==> flow/design.v <==
`timescale 1ns / 1ps
module project2(clock, pins, btn, led, cathodes, anodes);
	input  clock;
	input [6:0] pins;
	input [3:0] btn;
   output reg [7:0] led = 8'b00000000;
	output reg [7:0] cathodes;
	output reg [3:0] anodes;
	reg [3:0] sw1;
	reg [3:0] sw2;
	reg [3:0] sw3;
	reg [3:0] sw4;
   integer count = 0;
	integer xvar = 0;
	integer cnt = 0;
	integer contestant = 1'b0;
	integer checkterm = 1'b1;
	integer seg3 = 8'b11111111;
	integer seg2 = 8'b11111111;
	integer seg1 = 8'b11111111;
	integer seg0 = 8'b11111111;
	integer playerone0 = 0;
	integer playerone1 = 0;
	integer playerone2 = 0;
	integer playerone3 = 0;
	integer playertwo0 = 0;
	integer playertwo1 = 0;
	integer playertwo2 = 0;
	integer playertwo3 = 0;
	integer equalcheck = 0;
	integer reset = 0;
	integer tries = 0;
	integer triesflag = 0;
	integer playeroneval;
	integer playertwoval;
	always @(posedge clock)
	begin
		if(equalcheck != 0)
		begin
			reset = 1;
		end
		else
		begin
			reset = 0;
		end
		if(reset == 1)
		begin
			if(equalcheck == 1)
			begin
				if(xvar < 10000000)
				begin
					led = 8'b11111111;
					triesflag = tries;
				end
				else if(xvar < 20000000)
				begin
					led = 8'b00000000;
					triesflag = tries;
				end
				else
				begin
					xvar = 0;
				end
				xvar = xvar + 1;
				seg3 = 8'b11111111;
				seg2 = 8'b11111111;
				seg1 = 8'b11111111;
	case(triesflag)
		0: seg0 = 8'b11000000;
		1: seg0 = 8'b11111001;
		2: seg0 = 8'b10100100;
		3: seg0 = 8'b10110000;
		4: seg0 = 8'b10011001;
		5: seg0 = 8'b10010010;
		6: seg0 = 8'b10000010;
		7: seg0 = 8'b11111000;
		8: seg0 = 8'b10000000;
		9: seg0 = 8'b10010000;
	  10: seg0 = 8'b10001000;
	  11: seg0 = 8'b10000011;
	  12: seg0 = 8'b11000110;
	  13: seg0 = 8'b10100001;
	  14: seg0 = 8'b10000110;
	  15: seg0 = 8'b10001110;
	  default: seg0 = 8'b11000000;
	endcase
	end
			else if(equalcheck == 2)
			begin
				seg3 = 8'b11111111;
				seg2 = 8'b10100100;
				seg1 = 8'b11000111;
				seg0 = 8'b11000000;
			end
			else
			begin
				seg3 = 8'b11111111;
				seg2 = 8'b10100100;
				seg1 = 8'b10001001;
				seg0 = 8'b11001111;
			end
			if(pins[5] == 0 && pins[4] == 1 && equalcheck != 1)
			begin
				checkterm = 0;
				equalcheck = 0;
			end
			if(pins[5] == 0 && pins[4] == 0 && equalcheck == 1)
			begin
				checkterm = 1;
				equalcheck = 0;
				count = 0;
				xvar = 0;
				contestant = 0;
				led = 0;
				tries = 0;
				triesflag = 0;
				seg0 = 8'b10111111;
				seg1 = 8'b10111111;
				seg2 = 8'b10111111;
				seg3 = 8'b10111111;
				playerone0 = 0;
				playerone1 = 0;
				playerone2 = 0;
				playerone3 = 0;
				playertwo0 = 0;
				playertwo1 = 0;
				playertwo2 = 0;
				playertwo3 = 0;
			end
		end
		else   
		begin
			if(pins[5] == 1 && contestant == 1)
			begin
	playeroneval = playerone3*1000+playerone2*100+playerone1*10+playerone0;
	playertwoval = playertwo3*1000+playertwo2*100+playertwo1*10+playertwo0;
				if(playeroneval==playertwoval)
				begin
					equalcheck = 1;
					tries = tries + 1;
				end
				else 
				if(playertwoval<playeroneval)
				begin
					equalcheck = 2;
					tries = tries + 1;
				end
				else
				begin
					equalcheck = 3;
					tries = tries + 1;
				end
			end	
			if(pins[4] != contestant)
			begin
				playerone0 = playertwo0;
				playerone1 = playertwo1;
				playerone2 = playertwo2;
				playerone3 = playertwo3;
				playertwo0 = 0;
				playertwo1 = 0;
				playertwo2 = 0;
				playertwo3 = 0;
				sw1=4'b0000;
				sw2=4'b0000;
				sw3=4'b0000;
				sw4=4'b0000;
				checkterm = 1;
				cnt = 0;
			end
			if (cnt < 15000 && pins[3:0] == 0)
			begin
			if(checkterm == 1)
			begin
				seg3 = 8'b10001100;
				seg2 = 8'b11000111;
				seg1 = 8'b11111111;
				if(pins[4] == 1'b0)
				begin
					contestant = 0;
					seg0 = 8'b11111001;
				end
				else
				begin
					contestant = 1;
					seg0 = 8'b10100100;
				end
			 end
				cnt = cnt + 1;
		end
		if(btn != 4'b0000)
			begin
				if(checkterm == 1)
				begin
					checkterm = 0;
					seg0 = 8'b11000000;
					seg1 = 8'b11000000;
					seg2 = 8'b11000000;
					seg3 = 8'b11000000;
				end
				else
				begin		         
				case (btn)
					4'b0001: sw1 = pins[3:0];
					4'b0010: sw2 = pins[3:0];
					4'b0100: sw3 = pins[3:0];
					4'b1000: sw4 = pins[3:0]; 
				endcase
     end						
   case(sw1)
   4'b0000 : playertwo0 = 0;  
   4'b0001 : playertwo0 = 1;  
   4'b0010 : playertwo0 = 2;  
   4'b0011 : playertwo0 = 3;  
   4'b0100 : playertwo0 = 4;  
   4'b0101 : playertwo0 = 5;  
   4'b0110 : playertwo0 = 6;  
   4'b0111 : playertwo0 = 7;  
   4'b1000 : playertwo0 = 8;  
   4'b1001 : playertwo0 = 9;  
   4'b1010 : playertwo0 = 10;  
   4'b1011 : playertwo0 = 11;  
   4'b1100 : playertwo0 = 12;  
   4'b1101 : playertwo0 = 13;  
   4'b1110 : playertwo0 = 14;  
   4'b1111 : playertwo0 = 15;  
   endcase
   case(sw2)
   4'b0000 : playertwo1 = 0;  
   4'b0001 : playertwo1 = 1;  
   4'b0010 : playertwo1 = 2;  
   4'b0011 : playertwo1 = 3;  
   4'b0100 : playertwo1 = 4;  
   4'b0101 : playertwo1 = 5;  
   4'b0110 : playertwo1 = 6;  
   4'b0111 : playertwo1 = 7;  
   4'b1000 : playertwo1 = 8;  
   4'b1001 : playertwo1 = 9;  
   4'b1010 : playertwo1 = 10;  
   4'b1011 : playertwo1 = 11;  
   4'b1100 : playertwo1 = 12;  
   4'b1101 : playertwo1 = 13;  
   4'b1110 : playertwo1 = 14;  
   4'b1111 : playertwo1 = 15;  
   endcase
   case(sw3)
   4'b0000 : playertwo2 = 0;  
   4'b0001 : playertwo2 = 1;  
   4'b0010 : playertwo2 = 2;  
   4'b0011 : playertwo2 = 3;  
   4'b0100 : playertwo2 = 4;  
   4'b0101 : playertwo2 = 5;  
   4'b0110 : playertwo2 = 6;  
   4'b0111 : playertwo2 = 7;  
   4'b1000 : playertwo2 = 8;  
   4'b1001 : playertwo2 = 9;  
   4'b1010 : playertwo2 = 10;  
   4'b1011 : playertwo2 = 11;  
   4'b1100 : playertwo2 = 12;  
   4'b1101 : playertwo2 = 13;  
   4'b1110 : playertwo2 = 14;  
   4'b1111 : playertwo2 = 15;  
   endcase
   case(sw4)
   4'b0000 : playertwo3 = 0;  
   4'b0001 : playertwo3 = 1;  
   4'b0010 : playertwo3 = 2;  
   4'b0011 : playertwo3 = 3;  
   4'b0100 : playertwo3 = 4;  
   4'b0101 : playertwo3 = 5;  
   4'b0110 : playertwo3 = 6;  
   4'b0111 : playertwo3 = 7;  
   4'b1000 : playertwo3 = 8;  
   4'b1001 : playertwo3 = 9;  
   4'b1010 : playertwo3 = 10;  
   4'b1011 : playertwo3 = 11;  
   4'b1100 : playertwo3 = 12;  
   4'b1101 : playertwo3 = 13;  
   4'b1110 : playertwo3 = 14;  
   4'b1111 : playertwo3 = 15;  
   endcase
	case(playertwo0)
	0: seg0 = 8'b11000000;
	1: seg0 = 8'b11111001;
	2: seg0 = 8'b10100100;
	3: seg0 = 8'b10110000;
	4: seg0 = 8'b10011001;
	5: seg0 = 8'b10010010;
	6: seg0 = 8'b10000010;
	7: seg0 = 8'b11111000;
	8: seg0 = 8'b10000000;
	9: seg0 = 8'b10010000;
	10: seg0 = 8'b10001000;
	11: seg0 = 8'b10000011;
	12: seg0 = 8'b11000110;
	13: seg0 = 8'b10100001;
	14: seg0 = 8'b10000110;
	15: seg0 = 8'b10001110;
	default: seg0 = 8'b11000000;
	endcase
	case(playertwo1)
	0: seg1 = 8'b11000000;
	1: seg1 = 8'b11111001;
	2: seg1 = 8'b10100100;
	3: seg1 = 8'b10110000;
	4: seg1 = 8'b10011001;
	5: seg1 = 8'b10010010;
	6: seg1 = 8'b10000010;
	7: seg1 = 8'b11111000;
	8: seg1 = 8'b10000000;
	9: seg1 = 8'b10010000;
	10: seg1 = 8'b10001000;
	11: seg1 = 8'b10000011;
	12: seg1 = 8'b11000110;
	13: seg1 = 8'b10100001;
	14: seg1 = 8'b10000110;
	15: seg1 = 8'b10001110;
	default: seg1 = 8'b11000000;
	endcase
	case(playertwo2)
	0: seg2 = 8'b11000000;
	1: seg2 = 8'b11111001;
	2: seg2 = 8'b10100100;
	3: seg2 = 8'b10110000;
	4: seg2 = 8'b10011001;
	5: seg2 = 8'b10010010;
	6: seg2 = 8'b10000010;
	7: seg2 = 8'b11111000;
	8: seg2 = 8'b10000000;
	9: seg2 = 8'b10010000;
	10: seg2 = 8'b10001000;
	11: seg2 = 8'b10000011;
	12: seg2 = 8'b11000110;
	13: seg2 = 8'b10100001;
	14: seg2 = 8'b10000110;
	15: seg2 = 8'b10001110;
	default: seg2 = 8'b11000000;
	endcase
	case(playertwo3)
	0: seg3 = 8'b11000000;
	1: seg3 = 8'b11111001;
	2: seg3 = 8'b10100100;
	3: seg3 = 8'b10110000;
	4: seg3 = 8'b10011001;
	5: seg3 = 8'b10010010;
	6: seg3 = 8'b10000010;
	7: seg3 = 8'b11111000;
	8: seg3 = 8'b10000000;
	9: seg3 = 8'b10010000;
	10: seg3 = 8'b10001000;
	11: seg3 = 8'b10000011;
	12: seg3 = 8'b11000110;
	13: seg3 = 8'b10100001;
	14: seg3 = 8'b10000110;
	15: seg3 = 8'b10001110;
	default: seg3 = 8'b11000000;
	endcase
	cnt = 0;
	end	
	end
	if(count <= 1500)
	begin
		anodes = 4'b0111;
		cathodes = seg0;
		count = count + 1;
	end
	else if(count <= 2000)
	begin
		anodes = 4'b1011;
		cathodes = seg1;
		count = count + 1;
	end
	else if(count <= 2500)
	begin
		anodes = 4'b1101;
		cathodes = seg2;
		count = count + 1;
	end
	else if(count <= 3000)
	begin
		anodes = 4'b1110;
		cathodes = seg3;
		count = count + 1;
	end
	else
	begin
		count = 0;
	end
end
endmodule
# Step by step through the tools: project2
# What the tools print for project2, step after step.
# Line numbers count from 1 in the design file above.
# Cell names lack the library's common part.
# A cell with n/a has no value.
[design] top_module="project2" clock_port="clock" lib="sky130hd" lib_corner="tt_025C_1v80"

# Word level
# Yosys after proc, flatten, opt, wreduce and memory -nomap, before mapping. Memory bits, and registers merged into a memory's read port (data or address), are not among the register bits. Print and check cells are not counted. Equal cells are merged and count once.
# Yosys's memory passes give these memory sizes; they may raise the number of words (mostly to a power of two), join words into wider ones and drop unused or constant bits.
[bits] regBits=580 latch_bits=0 ram_bits=0 rom_bits=816 clocked_rd_ports_x_width=0 n_memories=9 out_inout_bits=20 word_cells=238
[mem_list] memory="(name not given)" size=16 word_bits=7 read_ports=1 wr=0 line=68 rtl="case(triesflag)"
[mem_list] memory="(name not given)" size=16 word_bits=7 read_ports=1 wr=0 line=282 rtl="case(playertwo0)"
[mem_list] memory="(name not given)" size=16 word_bits=7 read_ports=1 wr=0 line=301 rtl="case(playertwo1)"
[mem_list] memory="(name not given)" size=16 word_bits=7 read_ports=1 wr=0 line=320 rtl="case(playertwo2)"
[mem_list] memory="(name not given)" size=16 word_bits=7 read_ports=1 wr=0 line=339 rtl="case(playertwo3)"
[mem_list] memory="(name not given)" size=16 word_bits=4 read_ports=1 wr=0 line=210 rtl="case(sw1)"
# Further memories, not shown: 3.
[classes] add_sub_neg=10 n_mul=6 div_mod_pow=0 cmp=8 eq_ne=15 shift=0 muxes=131 logic=2 reduce_logical=28
[ops] op="32-bit two-way mux" count=62
[ops] op="32-bit by 8-bit multiplier with 29-bit output (second input constant)" count=2
[ops] op="32-bit by 6-bit multiplier with 30-bit output (second input constant)" count=2
[ops] op="32-bit by 4-bit multiplier with 31-bit output (second input constant)" count=2
[ops] op="8-bit two-way mux" count=30
[ops] op="32-bit adder" count=6
[ops] op="32-bit by 2-bit equality test with 1-bit output (second input constant)" count=5
[ops] op="28-bit zero test" count=5
[ops] op="32-bit by 2-bit adder with 32-bit output (second input constant)" count=4
[ops] op="4-bit two-way mux" count=28
[ops] op="32-bit by 12-bit <= comparator with 1-bit output (second input constant)" count=2
[ops] op="32-bit by 13-bit <= comparator with 1-bit output (second input constant)" count=2
[ops] op="7-bit two-way mux" count=7
[ops] op="1-bit by 32-bit inequality test with 1-bit output" count=1
[ops] op="32-bit by 15-bit < comparator with 1-bit output (second input constant)" count=1
[ops] op="32-bit by 2-bit inequality test with 1-bit output (second input constant)" count=1
[ops] op="32-bit by 25-bit < comparator with 1-bit output (second input constant)" count=1
[ops] op="32-bit by 26-bit < comparator with 1-bit output (second input constant)" count=1
[ops] op="32-bit by 3-bit equality test with 1-bit output (second input constant)" count=1
[ops] op="32-bit < comparator" count=1
[ops] op="32-bit equality test" count=1
[ops] op="32-bit nonzero test" count=1
[ops] op="2-bit nonzero test" count=5
[ops] op="4-bit nonzero test" count=2
[ops] op="1-bit logical AND" count=6
[ops] op="2-bit AND reduction" count=3
[ops] op="3-bit nonzero test" count=2
[ops] op="4-bit by 1-bit equality test with 1-bit output (second input constant)" count=1
# Other operator kinds: 12; their cells: 15.

# Longest topological paths
# Longest topological path by Yosys (ltp), each cell counted once; first at word level (registers and memories cut), then after technology mapping (sequential cells cut; the memories' decode and read muxes count).
[depth] word_depth=14 ABC_AREA=0 mapped_depth=26

# Synthesis result
# The flow's flattened synthesis, as Yosys stat reports it; memories are mapped. The netlist is that of the ABC_AREA named above (0 if unset); the other value can give another one.
# Totals and module areas in this step are rounded.
[synth_totals] stdcells=2032 yosys_area_um2=20700 sequential_area_um2=8870 flip_flops=318 buf_cells=74
[types] type="edfxtp_1" count=250
[types] type="ha_1" count=198
[types] type="dfxtp_1" count=68
[types] type="nor2_1" count=252
[types] type="xor2_1" count=92
[types] type="nand2_1" count=163
[types] type="fa_1" count=30
[types] type="xnor2_1" count=66
[types] type="mux2i_1" count=52
[types] type="inv_1" count=120
[types] type="nand3_1" count=70
[types] type="and2_1" count=50
[types] type="nor2b_1" count=48
[types] type="and3_1" count=43
[types] type="nor4_1" count=43
[types] type="a21oi_1" count=52
[types] type="o21ai_0" count=52
[types] type="nand4_1" count=34
# Other cell types: 74; their cells: 349.

# Worst setup path after synthesis
# Path of least setup slack by OpenSTA after synthesis, without wires, with an ideal clock, recovery checks aside; 20% of the period is set as input and as output delay. Where synthesis merged equal registers, the netlist keeps one of their names.
[synth_path] kind="register to register" from="register playerone3[1]" to="register equalcheck[0]" tclk_ns=8.22 setup_ns=0.271 t_arrival_ns=5.668 setup_slack_ns=2.281 delay_ns=5.939 stages=26 path_buffers=0 period_less_setup_slack_ns=5.939
# "delay_ns" is the arrival time less input delay plus setup time.
# "stages": output pins that drive a net of the path, with the launching flip-flop's if there is one; two outputs of one cell count as two.
# "period_less_setup_slack_ns" is the clock period less the worst setup slack; recovery checks do not enter. This is arithmetic on one report: input and output delays are still those of the set period (20% each).
# The rows between start and end are the longest chain of elaborated cells between them; the timing report does not say that the signal goes this way. Where chains are equally long, one stands for them.
# Each line given opens the expression or statement behind the cell; cells for indexed reads and writes are added by Yosys, which also makes memories of some case tables.
# A register here has more assigning lines than the two given.
[synth_between] path_cell_list="edfxtp_1 inv_1 fa_1 inv_1 ha_1 ha_1 ha_1 ha_1 a21o_1 a21oi_1 xnor2_1 ha_1 ha_1 ha_1 and2_1 nor2_1 o21ai_0 xnor2_1 ha_1 a21o_1 a21o_1 a21o_1 a21o_1 a221o_1 a221oi_1 o22ai_1" elab_chain_cells=9
[synth_rtl] element="start: declaration" line=25 rtl="integer playerone3 = 0;"
[synth_rtl] element="start: assignment" line=124 rtl="playerone3 = 0;"
[synth_rtl] element="start: assignment" line=159 rtl="playerone3 = playertwo3;"
[synth_rtl] element="32-bit by 8-bit multiplier with 29-bit output" line=135
[synth_rtl] element="32-bit adder x3" line=135
[synth_rtl] element="32-bit < comparator" line=143
[synth_rtl] element="1-bit two-way mux" line=143
[synth_rtl] element="2-bit two-way mux" line=137
[synth_rtl] element="32-bit two-way mux" line=133 rtl="if(pins[5] == 1 && contestant == 1)"
[synth_rtl] element="32-bit two-way mux" line=46 rtl="if(reset == 1)"
[synth_rtl] element="end: assignment" line=105 rtl="equalcheck = 0;"
[synth_rtl] element="end: assignment" line=110 rtl="equalcheck = 0;"
[synth_rtl] element="end: declaration" line=30 rtl="integer equalcheck = 0;"

# Path in the finished layout
# Path of least setup slack in the final report of flow run 1 (OpenROAD, finished layout, wires in). Where an end is a register, its clock arrival counts in the times.
[layout_path] kind="register to register" from="register playerone3[2]" to="register equalcheck[0]" tclk_ns=3.94 setup_ns=0.27 t_arrival_ns=5.97 setup_slack_ns=-1.77 stages=26 path_buffers=0
# The rows between start and end are the longest chain of elaborated cells between them; the timing report does not say that the signal goes this way. Where chains are equally long, one stands for them.
# A register here has more assigning lines than the two given.
[layout_between] path_cell_list="edfxtp_1 ha_1 inv_1 fa_1 inv_1 fa_1 ha_4 ha_4 inv_2 nor2_1 nor2_2 xnor2_1 ha_1 ha_4 ha_4 nand3_2 o21ai_2 nor2_1 xor2_1 ha_1 a21o_1 a21o_1 a21o_1 a221o_1 a221oi_2 o22ai_1" elab_chain_cells=9
[layout_rtl] element="start: declaration" line=25 rtl="integer playerone3 = 0;"
[layout_rtl] element="start: assignment" line=124 rtl="playerone3 = 0;"
[layout_rtl] element="start: assignment" line=159 rtl="playerone3 = playertwo3;"
[layout_rtl] element="32-bit by 8-bit multiplier with 29-bit output" line=135
[layout_rtl] element="32-bit adder x3" line=135
[layout_rtl] element="32-bit < comparator" line=143
[layout_rtl] element="1-bit two-way mux" line=143
[layout_rtl] element="2-bit two-way mux" line=137
[layout_rtl] element="32-bit two-way mux" line=133 rtl="if(pins[5] == 1 && contestant == 1)"
[layout_rtl] element="32-bit two-way mux" line=46 rtl="if(reset == 1)"
[layout_rtl] element="end: assignment" line=105 rtl="equalcheck = 0;"
[layout_rtl] element="end: assignment" line=110 rtl="equalcheck = 0;"
[layout_rtl] element="end: declaration" line=30 rtl="integer equalcheck = 0;"

FLOW RESULTS
============

Measured results for project2: 2 stored runs of the Yosys and OpenROAD flow on sky130hd. The settings differ; the order carries no meaning. The constraints put input and output delay at 20% of the set period each and load the outputs with 0.01 pF.
"worstPathTime_ns" means the part of the period allowed to the worst setup path (the constraints hold back 20% at inputs and 20% at outputs) less its slack; where the path has registers, the arrival times of their clocks count too.
Measured values are rounded.

[flow] flow run 1: files
==> flow/run.sh <==
#!/bin/bash
# the make line also repeats the synthesis and layout settings of config.mk as NAME=value (left out here)
make -C /OpenROAD-flow-scripts/flow DESIGN_CONFIG=/design/flow/config.mk WORK_HOME=/design/flow/orfs CLKGATE_MAP_FILE= finish
==> flow/config.mk <==
export PLATFORM = sky130hd
export DESIGN_NAME = project2
export DESIGN_NICKNAME = project2
export VERILOG_FILES = /design/flow/design.v
export SDC_FILE = /design/flow/constraint.sdc
export NUM_CORES = 4
export LEC_CHECK = 0
export CAP_MARGIN = 20
export CORE_MARGIN = 2
export CORE_UTILIZATION = 40
export SLEW_MARGIN = 20
==> flow/constraint.sdc <==
create_clock -name core_clock -period 3.94 [get_ports {clock}]
set_input_delay 0.7880 -clock core_clock [delete_from_list [all_inputs] [get_ports {clock}]]
set_output_delay 0.7880 -clock core_clock [all_outputs]
set_load 0.01 [all_outputs]

[flow] flow run 1: metrics
[metrics] dieArea_um2 = 53600
[metrics] worstSetupSlack_ns = -1.77
[metrics] post_route_util_pct = 51.8
[metrics] synthArea_um2 = 20700
[metrics] setup_tns_ns = -3.81
[metrics] worstPathTime_ns = 5.71
[metrics] critical_path_kind = register to register

[flow] flow run 2: files
==> flow/run.sh <==
#!/bin/bash
# the make line also repeats the synthesis and layout settings of config.mk as NAME=value (left out here)
make -C /OpenROAD-flow-scripts/flow DESIGN_CONFIG=/design/flow/config.mk WORK_HOME=/design/flow/orfs CLKGATE_MAP_FILE= finish
==> flow/config.mk <==
export PLATFORM = sky130hd
export DESIGN_NAME = project2
export DESIGN_NICKNAME = project2
export VERILOG_FILES = /design/flow/design.v
export SDC_FILE = /design/flow/constraint.sdc
export NUM_CORES = 4
export LEC_CHECK = 0
export CAP_MARGIN = 20
export CORE_MARGIN = 4
export CORE_UTILIZATION = 59
export CTS_CLUSTER_DIAMETER = 264
export PLACE_DENSITY_LB_ADDON = 0.0
export SETUP_SLACK_MARGIN = 0.91
export SLEW_MARGIN = 20
==> flow/constraint.sdc <==
create_clock -name core_clock -period 4.42 [get_ports {clock}]
set_input_delay 0.8840 -clock core_clock [delete_from_list [all_inputs] [get_ports {clock}]]
set_output_delay 0.8840 -clock core_clock [all_outputs]
set_load 0.01 [all_outputs]

[flow] flow run 2: metrics
[metrics] dieArea_um2 = 38100
[metrics] worstSetupSlack_ns = -1.42
[metrics] post_route_util_pct = 74.6
[metrics] synthArea_um2 = 20700
[metrics] setup_tns_ns = -2.58
[metrics] worstPathTime_ns = 5.84
[metrics] critical_path_kind = register to register
